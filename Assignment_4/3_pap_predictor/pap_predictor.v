==> flow/design.v <==
`timescale 1ns / 1ps
module pap_predictor #(
    parameter HISTORY_BITS = 4,     
    parameter PC_BITS      = 4,     
    parameter BHT_ENTRIES  = 16,    
    parameter NUM_PHTS     = 4,     
    parameter PHT_ENTRIES  = 16     
) (
    input  wire                    clk,
    input  wire                    reset,
    input  wire                    branch_detected,  
    input  wire                    branch_taken,     
    input  wire [PC_BITS-1:0]      pc,               
    output wire                    prediction,        
    output wire [HISTORY_BITS-1:0] bht_out,           
    output wire [1:0]              pht_select          
);
    reg [HISTORY_BITS-1:0] bht     [0:BHT_ENTRIES-1];          
    reg [1:0]              phts    [0:NUM_PHTS-1][0:PHT_ENTRIES-1];  
    wire [1:0]              pht_idx;        
    wire [HISTORY_BITS-1:0] entry_idx;      
    assign pht_idx   = pc[1:0];             
    assign entry_idx = bht[pc];             
    assign pht_select = pht_idx;
    assign bht_out    = bht[pc];
    assign prediction = phts[pht_idx][entry_idx][1];
    reg [1:0]              pht_idx_at_fetch;
    reg [HISTORY_BITS-1:0] entry_idx_at_fetch;
    reg [PC_BITS-1:0]      pc_at_fetch;
    always @(posedge clk) begin
        if (reset) begin
            pht_idx_at_fetch   <= 2'b00;
            entry_idx_at_fetch <= {HISTORY_BITS{1'b0}};
            pc_at_fetch        <= {PC_BITS{1'b0}};
        end else if (branch_detected) begin
            pht_idx_at_fetch   <= pht_idx;
            entry_idx_at_fetch <= entry_idx;
            pc_at_fetch        <= pc;
        end
    end
    integer i, j;
    always @(posedge clk) begin
        if (reset) begin
            for (i = 0; i < BHT_ENTRIES; i = i + 1)
                bht[i] <= {HISTORY_BITS{1'b0}};
            for (i = 0; i < NUM_PHTS; i = i + 1)
                for (j = 0; j < PHT_ENTRIES; j = j + 1)
                    phts[i][j] <= 2'b01;
        end else if (branch_detected) begin
            if (branch_taken) begin
                if (phts[pht_idx_at_fetch][entry_idx_at_fetch] != 2'b11)
                    phts[pht_idx_at_fetch][entry_idx_at_fetch] <=
                        phts[pht_idx_at_fetch][entry_idx_at_fetch] + 2'b01;
            end else begin
                if (phts[pht_idx_at_fetch][entry_idx_at_fetch] != 2'b00)
                    phts[pht_idx_at_fetch][entry_idx_at_fetch] <=
                        phts[pht_idx_at_fetch][entry_idx_at_fetch] - 2'b01;
            end
            bht[pc_at_fetch] <= {bht[pc_at_fetch][HISTORY_BITS-2:0], branch_taken};
        end
    end
endmodule
## Tool chain data of pap_predictor

Tool output for the design above, in the order of the flow.
Lines are those of the file above, counted from 1.
Operators carry their Yosys type and port widths (W data, S select, Z words).
Cell names lack the library's common part.
Not given: -

| set-up | value |
|---|---|
| top module | pap_predictor |
| clock port | clk |
| library | sky130hd |
| corner | tt_025C_1v80 |

## Word-level counts

Source: Yosys, flattened and elaborated, memories not mapped. Widths are those after wreduce. Print and check cells do not count. Equal cells are merged and count once.
Yosys's memory passes give these memory sizes; they may raise the number of words (mostly to a power of two), join words into wider ones and drop unused or constant bits.

| operators by class | value |
|---|---|
| $add $sub $neg | 4 |
| $mul | 0 |
| divide/modulo/power cells | 0 |
| order comparisons | 0 |
| equality and inequality tests | 1 |
| shift-type cells | 0 |
| mux-type cells | 26 |
| bitwise gates (word level) | 1 |
| reduce/logical cells | 1 |

Operator list:

| cell | count |
|---|---|
| $mux W4 | 6 |
| $mux W2 | 9 |
| $add A6 B4 Y6 | 2 |
| $mux W1 | 11 |
| $add A2 B1 Y2 const B | 1 |
| $sub A2 B1 Y2 const B | 1 |
| $ne A2 B2 Y1 const B | 1 |
| $reduce_bool A2 Y1 | 1 |
| $or A1 B1 Y1 | 1 |

| storage and ports | value |
|---|---|
| flip-flop bits (word level) | 10 |
| bits in latches | 0 |
| RAM bits | 192 |
| ROM bits | 0 |
| memory cells | 2 |
| input bits | 8 |
| output and inout port bits | 7 |
| cells after elaboration | 38 |

Memories:

| memory | depth | width | line | source |
|---|---|---|---|---|
| phts | 64 | 2 | 19 | `reg [1:0]              phts    [0:NUM_PHTS-1][0:PHT_ENTRIES-1];` |
| bht | 16 | 4 | 18 | `reg [HISTORY_BITS-1:0] bht     [0:BHT_ENTRIES-1];` |

## Logic depth

Depth = most cells in a row (Yosys ltp): at word level without a register or memory, in the mapped netlist without a sequential cell, where the memories' decode and read muxes count.

| depth | value |
|---|---|
| word-level depth | 6 |
| ABC_AREA | 0 |
| depth in mapped cells | 17 |
| depth with buffers taken out | 9 |

## Synthesis result

Source: synth_stat.txt of the flow (Yosys; design flattened, memories mapped). It holds for the ABC_AREA given above (unset counts as 0); a run with the other value may have another netlist.
The area totals of this step are shown rounded.

Cells by type:

| cell | count | area in all (sq um) |
|---|---|---|
| edfxtp_1 | 192 | 5765.53 |
| mux4_2 | 38 | 855.821 |
| mux2i_1 | 56 | 560.538 |
| nor2_1 | 137 | 514.243 |
| nand2_1 | 114 | 427.91 |
| mux2_2 | 27 | 304.042 |
| o21bai_1 | 40 | 300.288 |
| dfxtp_1 | 12 | 240.23 |
| a21o_1 | 24 | 180.173 |
| nor3_1 | 36 | 180.173 |
| nand2b_1 | 28 | 175.168 |
| clkbuf_1 | 46 | 172.666 |
| nand3_1 | 18 | 90.086 |
| nor2b_1 | 14 | 87.584 |
| buf_2 | 17 | 85.082 |
| buf_4 | 10 | 75.072 |
| a22oi_1 | 9 | 67.565 |
| a21oi_1 | 12 | 60.058 |

Other cell types: 44; their cells: 108.

| mapped netlist | value |
|---|---|
| cell count | 938 |
| chip area (Yosys) | 11000 sq um |
| area of sequential cells | 6010 sq um |
| flip-flop cells | 204 |
| buffer cells | 78 |

## Timing after synthesis

Path of least setup slack by OpenSTA after synthesis, without wires, with an ideal clock, recovery checks aside; 20% of the period is set as input and as output delay. Where synthesis merged equal registers, the netlist keeps one of their names.

| timing path post-synthesis | value |
|---|---|
| path type | input to output |
| start | input pc[1] |
| end | output prediction |
| clock period | 5210 ps |
| external input delay | 1042 ps |
| output delay | 1042 ps |
| time at the first pin | 1042 ps |
| arrival | 3677 ps |
| data required time | 4168 ps |
| path slack | 491 ps |
| path delay | 2635 ps |
| stages on the path | 9 |
| path buffers | 3 |
| period reached after synthesis | 4719 ps |

"path delay" = arrival - input delay + setup time.
A path that ends at an output port has no setup time.
"stages on the path": output pins that drive a net of the path, with the launching flip-flop's if there is one; two outputs of one cell count as two.
"period reached after synthesis" is the clock period less the worst setup slack; recovery checks do not enter. This is arithmetic on one report: input and output delays are still those of the set period (20% each).
Between the ends stands the longest chain of elaborated cells between them, by number of cells; it is not shown to be the way that was timed. Of several equally long chains one is given.
Each line given opens the expression or statement behind the cell; cells for indexed reads and writes are added by Yosys, which also makes memories of some case tables.
The chain passes a memory read, where the word-level depth is cut; so it can be longer than that depth.

| on the way, post-synthesis | value |
|---|---|
| cell sequence | buf_2 > mux4_2 > mux2i_1 > mux2i_1 > clkbuf_1 > clkbuf_1 > a2111oi_0 > nor4_1 > nand4_1 |
| length of the longest elaborated chain | 3 |
| elaborated cells between the ends (all ways) | 3 |
| source lines of those cells | 3 |
| classes of those cells | 1 x add/sub; 2 x memory |

Ends and longest elaborated chain, post-synthesis:

| what | line | source |
|---|---|---|
| start, declared | 13 | `input  wire [PC_BITS-1:0]      pc,` |
| $mem_v2 Z16 W4 | 18 | `reg [HISTORY_BITS-1:0] bht     [0:BHT_ENTRIES-1];` |
| $add A6 B4 Y6 | 26 | `assign prediction = phts[pht_idx][entry_idx][1];` |
| $mem_v2 Z64 W2 | 19 | `reg [1:0]              phts    [0:NUM_PHTS-1][0:PHT_ENTRIES-1];` |
| end, declared | 14 | `output wire                    prediction,` |

Some nets on the timed path still bear RTL names; the line given drives or declares the net.

Nets with RTL names, path post-synthesis:

| net | line | source |
|---|---|---|
| bht_out[0] | 25 | `assign bht_out    = bht[pc];` |

## Timing after layout

Path of least setup slack in the final report of job 1 (OpenROAD, finished layout, wires in). Where an end is a register, its clock arrival counts in the times.
The path's times are printed in steps of 10 ps; the period is the one set.

| timing path after layout | value |
|---|---|
| path type | register to output |
| start | memory bht[14][0] |
| end | output prediction |
| clock period | 3020 ps |
| output delay | 600 ps |
| time at the first pin | 510 ps |
| arrival | 3200 ps |
| data required time | 2420 ps |
| path slack | -790 ps |
| stages on the path | 12 |
| path buffers | 2 |

Between the ends stands the longest chain of elaborated cells between them, by number of cells; it is not shown to be the way that was timed. Of several equally long chains one is given.
The chain passes a memory read, where the word-level depth is cut; so it can be longer than that depth.

| on the way, after layout | value |
|---|---|
| cell sequence | edfxtp_1 > mux4_2 > mux2i_4 > mux2i_4 > buf_12 > mux2i_1 > mux2i_1 > o2111ai_2 > nor2_1 > nor4_1 > nand4_1 > buf_2 |
| length of the longest elaborated chain | 3 |
| elaborated cells between the ends (all ways) | 3 |
| source lines of those cells | 3 |
| classes of those cells | 1 x add/sub; 2 x memory |

Ends and longest elaborated chain, after layout:

| what | line | source |
|---|---|---|
| start, declared | 18 | `reg [HISTORY_BITS-1:0] bht     [0:BHT_ENTRIES-1];` |
| $mem_v2 Z16 W4 | 18 |  |
| $add A6 B4 Y6 | 26 | `assign prediction = phts[pht_idx][entry_idx][1];` |
| $mem_v2 Z64 W2 | 19 | `reg [1:0]              phts    [0:NUM_PHTS-1][0:PHT_ENTRIES-1];` |
| end, declared | 14 | `output wire                    prediction,` |

--- measured runs ---
Record of 2 stored runs of the RTL-to-layout flow on pap_predictor, platform sky130hd. The runs are unordered. Constraints: input delay and output delay 20% of the set period each, output load 0.01 pF.
"clock period achieved" = clock period - worst setup slack. The figure is calculated, with input and output delays left at 20% of the set period.
By "time used up by the worst setup path" is meant the share of the clock period that the worst setup path is allowed (20% is reserved at inputs, 20% at outputs), minus its slack. Clock arrival times at its registers enter into it.
"total power of the final layout" rests on the timing tool's default activity at the inputs, not on a simulated workload.
"time used up by the worst setup path" is given in steps of 10 ps.
The results are shown rounded.
A setting shown as - is not set for that run.
A result given as - is not shown for that run.

| run | period_ns | CAP_MARGIN | CORE_MARGIN | CORE_UTILIZATION | SLEW_MARGIN | SETUP_SLACK_MARGIN | PLACE_DENSITY | CORE_ASPECT_RATIO | CELL_PAD_IN_SITES_DETAIL_PLACEMENT | GPL_TIMING_DRIVEN | GPL_ROUTABILITY_DRIVEN | MIN_ROUTING_LAYER | MAX_ROUTING_LAYER | area of the standard cells in the finished layout (sq um) | full die area (sq um) | setup slack of the worst path (ps) | final utilization (%) | cell area after synthesis (sq um) | total power of the final layout (mW) | smallest hold slack (ps) | time used up by the worst setup path (ps) | worst setup path type | setup TNS (ps) | clock period achieved (ps) |
|---|---|---|---|---|---|---|---|---|---|---|---|---|---|---|---|---|---|---|---|---|---|---|---|---|
| job 1 | 3.02 | 20 | 2 | 40 | 20 | - | - | - | - | - | - | - | - | 15900 | 28800 | -786 | 58.9 | 11000 | 8.19 | 646 | 3200 | register to output | -118000 | 3806 |
| job 2 | 4.94 | 0 | 2 | 72 | 30 | 0.89 | 0.46 | 0.53 | 2 | 1 | 0 | met1 | met4 | - | - | - | - | - | - | - | - | - | - | - |

Job 2: did not finish, placement stopped with a tool error
--- end ---
