==> flow/design.v <==
module tee (
    input  wire [2:0] start_bank,
    input  wire [2:0] slot_offset,
    input  wire [2:0] start_row,
    output wire [2:0] row_out
);
    wire [3:0] sum = {1'b0, start_bank} + {1'b0, slot_offset};
    assign row_out = sum[3] ? (start_row + 3'd1) : start_row;
endmodule
module inst_cache_line #(
    parameter integer BANK_ID = 0
)(
    input  wire [2:0]  start_bank,
    input  wire [2:0]  slot_offset,
    input  wire [2:0]  start_row,
    output wire [31:0] instruction_out
);
    reg [31:0] mem [0:7];
    integer i;
    initial begin
        for (i = 0; i < 8; i = i + 1)
            mem[i] = 32'hA000_0000 | (i * 8 + BANK_ID);
    end
    wire [2:0] row_addr;
    tee t0 (
        .start_bank  (start_bank),
        .slot_offset (slot_offset),
        .start_row   (start_row),
        .row_out     (row_addr)
    );
    assign instruction_out = mem[row_addr];
endmodule
module fetch_unit_rs6000 (
    input  wire        clk,
    input  wire [31:0] start_address,
    output wire [2:0]  start_bank,
    output reg  [31:0] addr_reg,        
    output reg  [2:0]  bank_reg,        
    output reg  [31:0] inst_out_0,
    output reg  [31:0] inst_out_1,
    output reg  [31:0] inst_out_2,
    output reg  [31:0] inst_out_3,
    output reg  [31:0] inst_out_4,
    output reg  [31:0] inst_out_5,
    output reg  [31:0] inst_out_6,
    output reg  [31:0] inst_out_7
);
    assign start_bank      = start_address[4:2];
    wire [2:0] start_row   = start_address[7:5];
    wire [2:0] off0 = 3'd0 - start_bank;
    wire [2:0] off1 = 3'd1 - start_bank;
    wire [2:0] off2 = 3'd2 - start_bank;
    wire [2:0] off3 = 3'd3 - start_bank;
    wire [2:0] off4 = 3'd4 - start_bank;
    wire [2:0] off5 = 3'd5 - start_bank;
    wire [2:0] off6 = 3'd6 - start_bank;
    wire [2:0] off7 = 3'd7 - start_bank;
    wire [31:0] b0, b1, b2, b3, b4, b5, b6, b7;
    inst_cache_line #(.BANK_ID(0)) c0 (.start_bank(start_bank), .slot_offset(off0), .start_row(start_row), .instruction_out(b0));
    inst_cache_line #(.BANK_ID(1)) c1 (.start_bank(start_bank), .slot_offset(off1), .start_row(start_row), .instruction_out(b1));
    inst_cache_line #(.BANK_ID(2)) c2 (.start_bank(start_bank), .slot_offset(off2), .start_row(start_row), .instruction_out(b2));
    inst_cache_line #(.BANK_ID(3)) c3 (.start_bank(start_bank), .slot_offset(off3), .start_row(start_row), .instruction_out(b3));
    inst_cache_line #(.BANK_ID(4)) c4 (.start_bank(start_bank), .slot_offset(off4), .start_row(start_row), .instruction_out(b4));
    inst_cache_line #(.BANK_ID(5)) c5 (.start_bank(start_bank), .slot_offset(off5), .start_row(start_row), .instruction_out(b5));
    inst_cache_line #(.BANK_ID(6)) c6 (.start_bank(start_bank), .slot_offset(off6), .start_row(start_row), .instruction_out(b6));
    inst_cache_line #(.BANK_ID(7)) c7 (.start_bank(start_bank), .slot_offset(off7), .start_row(start_row), .instruction_out(b7));
    function [31:0] mux8;
        input [2:0]  s;
        input [31:0] i0, i1, i2, i3, i4, i5, i6, i7;
        case (s)
            3'd0: mux8 = i0;
            3'd1: mux8 = i1;
            3'd2: mux8 = i2;
            3'd3: mux8 = i3;
            3'd4: mux8 = i4;
            3'd5: mux8 = i5;
            3'd6: mux8 = i6;
            3'd7: mux8 = i7;
            default: mux8 = 32'hx;
        endcase
    endfunction
    wire [2:0] s0 = start_bank + 3'd0;
    wire [2:0] s1 = start_bank + 3'd1;
    wire [2:0] s2 = start_bank + 3'd2;
    wire [2:0] s3 = start_bank + 3'd3;
    wire [2:0] s4 = start_bank + 3'd4;
    wire [2:0] s5 = start_bank + 3'd5;
    wire [2:0] s6 = start_bank + 3'd6;
    wire [2:0] s7 = start_bank + 3'd7;
    always @(posedge clk) begin
        addr_reg   <= start_address;
        bank_reg   <= start_bank;
        inst_out_0 <= mux8(s0, b0, b1, b2, b3, b4, b5, b6, b7);
        inst_out_1 <= mux8(s1, b0, b1, b2, b3, b4, b5, b6, b7);
        inst_out_2 <= mux8(s2, b0, b1, b2, b3, b4, b5, b6, b7);
        inst_out_3 <= mux8(s3, b0, b1, b2, b3, b4, b5, b6, b7);
        inst_out_4 <= mux8(s4, b0, b1, b2, b3, b4, b5, b6, b7);
        inst_out_5 <= mux8(s5, b0, b1, b2, b3, b4, b5, b6, b7);
        inst_out_6 <= mux8(s6, b0, b1, b2, b3, b4, b5, b6, b7);
        inst_out_7 <= mux8(s7, b0, b1, b2, b3, b4, b5, b6, b7);
    end
endmodule
# == Reports on fetch_unit_rs6000 ==
# What the tools print for fetch_unit_rs6000, step after step.
# Line numbers count from 1 in the design file above.
# A cell with -- has no value.
# design
top_module,fetch_unit_rs6000
clock_port,clk
cell_library,sky130hd
lib_corner,tt_025C_1v80

# == Elaborated design ==
# Yosys after proc, flatten, opt, wreduce and memory -nomap, before mapping. Enables and synchronous resets that opt folds into registers are not counted as muxes. Memory bits, and registers merged into a memory's read port (data or address), are not among the register bits. Print and check cells are not counted. Equal cells are merged and count once.
# Yosys's memory passes give these memory sizes; they may raise the number of words (mostly to a power of two), join words into wider ones and drop unused or constant bits.
# bits
regBits,291
rom_bits,192
memories,8
inputBits,33
output_inout_bits,294
elab_cells,122
# classes
add_sub_neg,24
eq_ne,56
mux,16
reduce_and_logical,8
# memory_table
name,words,width,rd,wr,line_no,rtl
c0.mem,8,3,1,0,18,reg [31:0] mem [0:7];
c1.mem,8,3,1,0,18,
c2.mem,8,3,1,0,18,
c3.mem,8,3,1,0,18,
c4.mem,8,3,1,0,18,
c5.mem,8,3,1,0,18,
# Memories not listed: 2.
# op_table
operator,count
case mux 32 bit (select 8 bit),8
equality test 3 bit with constant B,32
equality test 3 x 2 -> 1 bit with constant B,16
adder 3 x 3 -> 4 bit,8
equality test 3 x 1 -> 1 bit with constant B,8
logical NOT 3 bit,8
2-to-1 mux 3 bit,8
subtractor 3 bit with constant A,4
adder 3 bit with constant B,4
subtractor 1 x 3 -> 3 bit with constant A,2
subtractor 2 x 3 -> 3 bit with constant A,2
adder 3 x 1 -> 3 bit with constant B,2
adder 3 x 2 -> 3 bit with constant B,2

# == Depth ==
# Depth = most cells in a row (Yosys ltp): at word level without a register or memory, in the mapped netlist without a sequential cell, where the memories' decode and read muxes count.
# depth
depth_word,3
ABC_AREA,0
ltp_mapped,12
mapped_depth_nobuf,9

# == After synthesis ==
# Yosys stat after the flow's synthesis: flattened, memories mapped to cells. It holds for the ABC_AREA given above (unset counts as 0); a run with the other value may have another netlist.
# The area totals of this step are shown rounded.
# types
type,count
sky130_fd_sc_hd__buf_4,217
sky130_fd_sc_hd__dfxtp_1,77
sky130_fd_sc_hd__nand2_1,84
sky130_fd_sc_hd__o21ai_0,54
sky130_fd_sc_hd__ha_1,21
sky130_fd_sc_hd__nor2_1,58
sky130_fd_sc_hd__a21oi_1,43
sky130_fd_sc_hd__clkbuf_1,48
sky130_fd_sc_hd__a32oi_1,17
sky130_fd_sc_hd__a22oi_1,18
sky130_fd_sc_hd__nand3_1,22
sky130_fd_sc_hd__a221oi_1,12
sky130_fd_sc_hd__nor2b_1,16
sky130_fd_sc_hd__a211oi_1,11
sky130_fd_sc_hd__buf_2,16
sky130_fd_sc_hd__mux2i_1,8
sky130_fd_sc_hd__mux2_2,7
sky130_fd_sc_hd__xnor2_1,9
# Not listed: further types 65, cells in them 203.
# synth_totals
stdcells,941
yosys_area_um2,7200
flip_flops,77
# By module: a second synthesis without flattening, with its own total; a netlist apart from the flattened one above.
# unflattened
cells_unflattened,2760
hier_area_um2,22000
# Rows give one instance, submodules left out.
# by_module
mod,n_inst,cells,mod_area_um2,mod_seq_area_um2
fetch_unit_rs6000,1,2432,19000,5800
tee,8,10,98,0.0
inst_cache_line #(BANK_ID=0),1,31,230,0.0
inst_cache_line #(BANK_ID=1),1,31,230,0.0
inst_cache_line #(BANK_ID=2),1,31,230,0.0
inst_cache_line #(BANK_ID=3),1,31,230,0.0
inst_cache_line #(BANK_ID=4),1,31,230,0.0
inst_cache_line #(BANK_ID=5),1,31,230,0.0
inst_cache_line #(BANK_ID=6),1,31,230,0.0
inst_cache_line #(BANK_ID=7),1,31,230,0.0

# == Worst setup path after synthesis ==
# Source: OpenSTA report_checks on the synthesized netlist (no wires, ideal clock, input and output delay 20% of the period each), path of least setup slack; recovery checks are left aside. Register names are those of the netlist, which keeps one name where synthesis merged equal registers.
# synth_path
kind,input -> register
from,in start_address[2]
to,reg inst_out_1[5]
clock_period_ns,4.05
arrival_time_ns,3.324
t_required_ns,3.921
slack_ns,0.596
delay_ns,2.643
path_stages,12
n_path_buf,3
synth_period_reached_ns,3.454
# "delay_ns" = arrival - input delay + setup time.
# "path_stages" counts driving pins, that of a launching flip-flop among them; a cell with two outputs on the path counts twice.
# "synth_period_reached_ns" is the clock period less the worst setup slack; recovery checks do not enter. This is arithmetic on one report: input and output delays are still those of the set period (20% each).
# Between the ends stands the longest chain of elaborated cells between them, by number of cells; it is not shown to be the way that was timed. Of several equally long chains one is given.
# Each line given opens the expression or statement behind the cell; cells for indexed reads and writes are added by Yosys, which also makes memories of some case tables.
# A memory read counts as a cell of the chain, while the word-level depth stops at memories.
# synth_via
cell_sequence,sky130_fd_sc_hd__inv_1 -> sky130_fd_sc_hd__buf_2 -> sky130_fd_sc_hd__ha_1 -> sky130_fd_sc_hd__ha_1 -> sky130_fd_sc_hd__buf_2 -> sky130_fd_sc_hd__a211oi_1 -> sky130_fd_sc_hd__or2_0 -> sky130_fd_sc_hd__clkbuf_1 -> sky130_fd_sc_hd__nor2_1 -> sky130_fd_sc_hd__a21o_1 -> sky130_fd_sc_hd__a221oi_1 -> sky130_fd_sc_hd__a31oi_1
elab_chain_cells,5
cone_cells,42
lines_between,13
# synth_rtl
item,line_no,rtl
"start, declared",35,"input  wire [31:0] start_address,"
subtractor 3 bit,57,wire [2:0] off7 = 3'd7 - start_bank;
adder 3 x 3 -> 4 bit,7,"wire [3:0] sum = {1'b0, start_bank} + {1'b0, slot_offset};"
2-to-1 mux 3 bit,8,assign row_out = sum[3] ? (start_row + 3'd1) : start_row;
memory (8 x 3 bit),18,reg [31:0] mem [0:7];
case mux 32 bit (select 8 bit),70,case (s)
"end, assigned",94,"inst_out_1 <= mux8(s1, b0, b1, b2, b3, b4, b5, b6, b7);"
"end, declared",40,"output reg  [31:0] inst_out_1,"

# == Path in the finished layout ==
# Path of least setup slack in the final report of run 1 (OpenROAD, finished layout, wires in). Where an end is a register, its clock arrival counts in the times.
# layout_path
kind,input -> register
from,in start_address[6]
to,reg inst_out_6[5]
clock_period_ns,4.04
arrival_time_ns,3.38
t_required_ns,4.30
slack_ns,0.92
path_stages,8
n_path_buf,1
# Between the ends stands the longest chain of elaborated cells between them, by number of cells; it is not shown to be the way that was timed. Of several equally long chains one is given.
# A memory read counts as a cell of the chain, while the word-level depth stops at memories.
# layout_via
cell_sequence,sky130_fd_sc_hd__clkdlybuf4s50_1 -> sky130_fd_sc_hd__ha_1 -> sky130_fd_sc_hd__nand2_1 -> sky130_fd_sc_hd__xnor2_1 -> sky130_fd_sc_hd__nand2_1 -> sky130_fd_sc_hd__nand2_1 -> sky130_fd_sc_hd__o21ai_0 -> sky130_fd_sc_hd__a32oi_1
elab_chain_cells,4
cone_cells,18
lines_between,3
# layout_rtl
item,line_no,rtl
"start, declared",35,"input  wire [31:0] start_address,"
adder 3 x 1 -> 3 bit,8,assign row_out = sum[3] ? (start_row + 3'd1) : start_row;
2-to-1 mux 3 bit,8,
memory (8 x 3 bit),18,reg [31:0] mem [0:7];
case mux 32 bit (select 8 bit),70,case (s)
"end, assigned",99,"inst_out_6 <= mux8(s6, b0, b1, b2, b3, b4, b5, b6, b7);"
"end, declared",45,"output reg  [31:0] inst_out_6,"

# 2 stored runs of fetch_unit_rs6000 in the flow (synthesis by Yosys, layout by OpenROAD, sky130hd cells), in arbitrary order. Constraints: input delay and output delay 20% of the set period each, output load 0.01 pF.
# "period_reached_ns" is the run's clock period less its worst setup slack. It is reckoned from that one timing run; input and output delays stay at 20% of the period that was set.
# "worst_path_time_ns" = time allowed to the worst setup path (clock period - input delay - output delay, where it has them) - its slack; a late launch clock adds to it, a late capture clock takes from it.
# "totalPower_mw" is the tool's figure for a default switching activity; nothing was simulated.
# Results are given in rounded form.
# Settings: . = not set for that run.
run name,period_ns,CORE_UTILIZATION,SETUP_SLACK_MARGIN,PLACE_DENSITY_LB_ADDON,CORE_ASPECT_RATIO,CORE_MARGIN,TNS_END_PERCENT,GPL_ROUTABILITY_DRIVEN,CTS_CLUSTER_DIAMETER,CAP_MARGIN,MIN_ROUTING_LAYER,SLEW_MARGIN,utilization_pct,totalPower_mw,die_area_um2,worst_setup_slack_ns,setupTns_ns,holdWs_ns,final_stdcell_area_um2,period_reached_ns,worst_path_time_ns,worstPathKind,yosys_chip_area_um2
run 1,4.04,50,0.93,0.03,1.03,7,95,0,216,0,met1,20,60,3.0,18000,0.92,0.000,0.90,8400,3.120,2.31,input -> register,7200
run 2,4.21,40,.,.,.,2,.,.,.,20,.,20,48,2.8,19000,0.59,0.000,0.90,8400,3.616,2.77,input -> register,7200
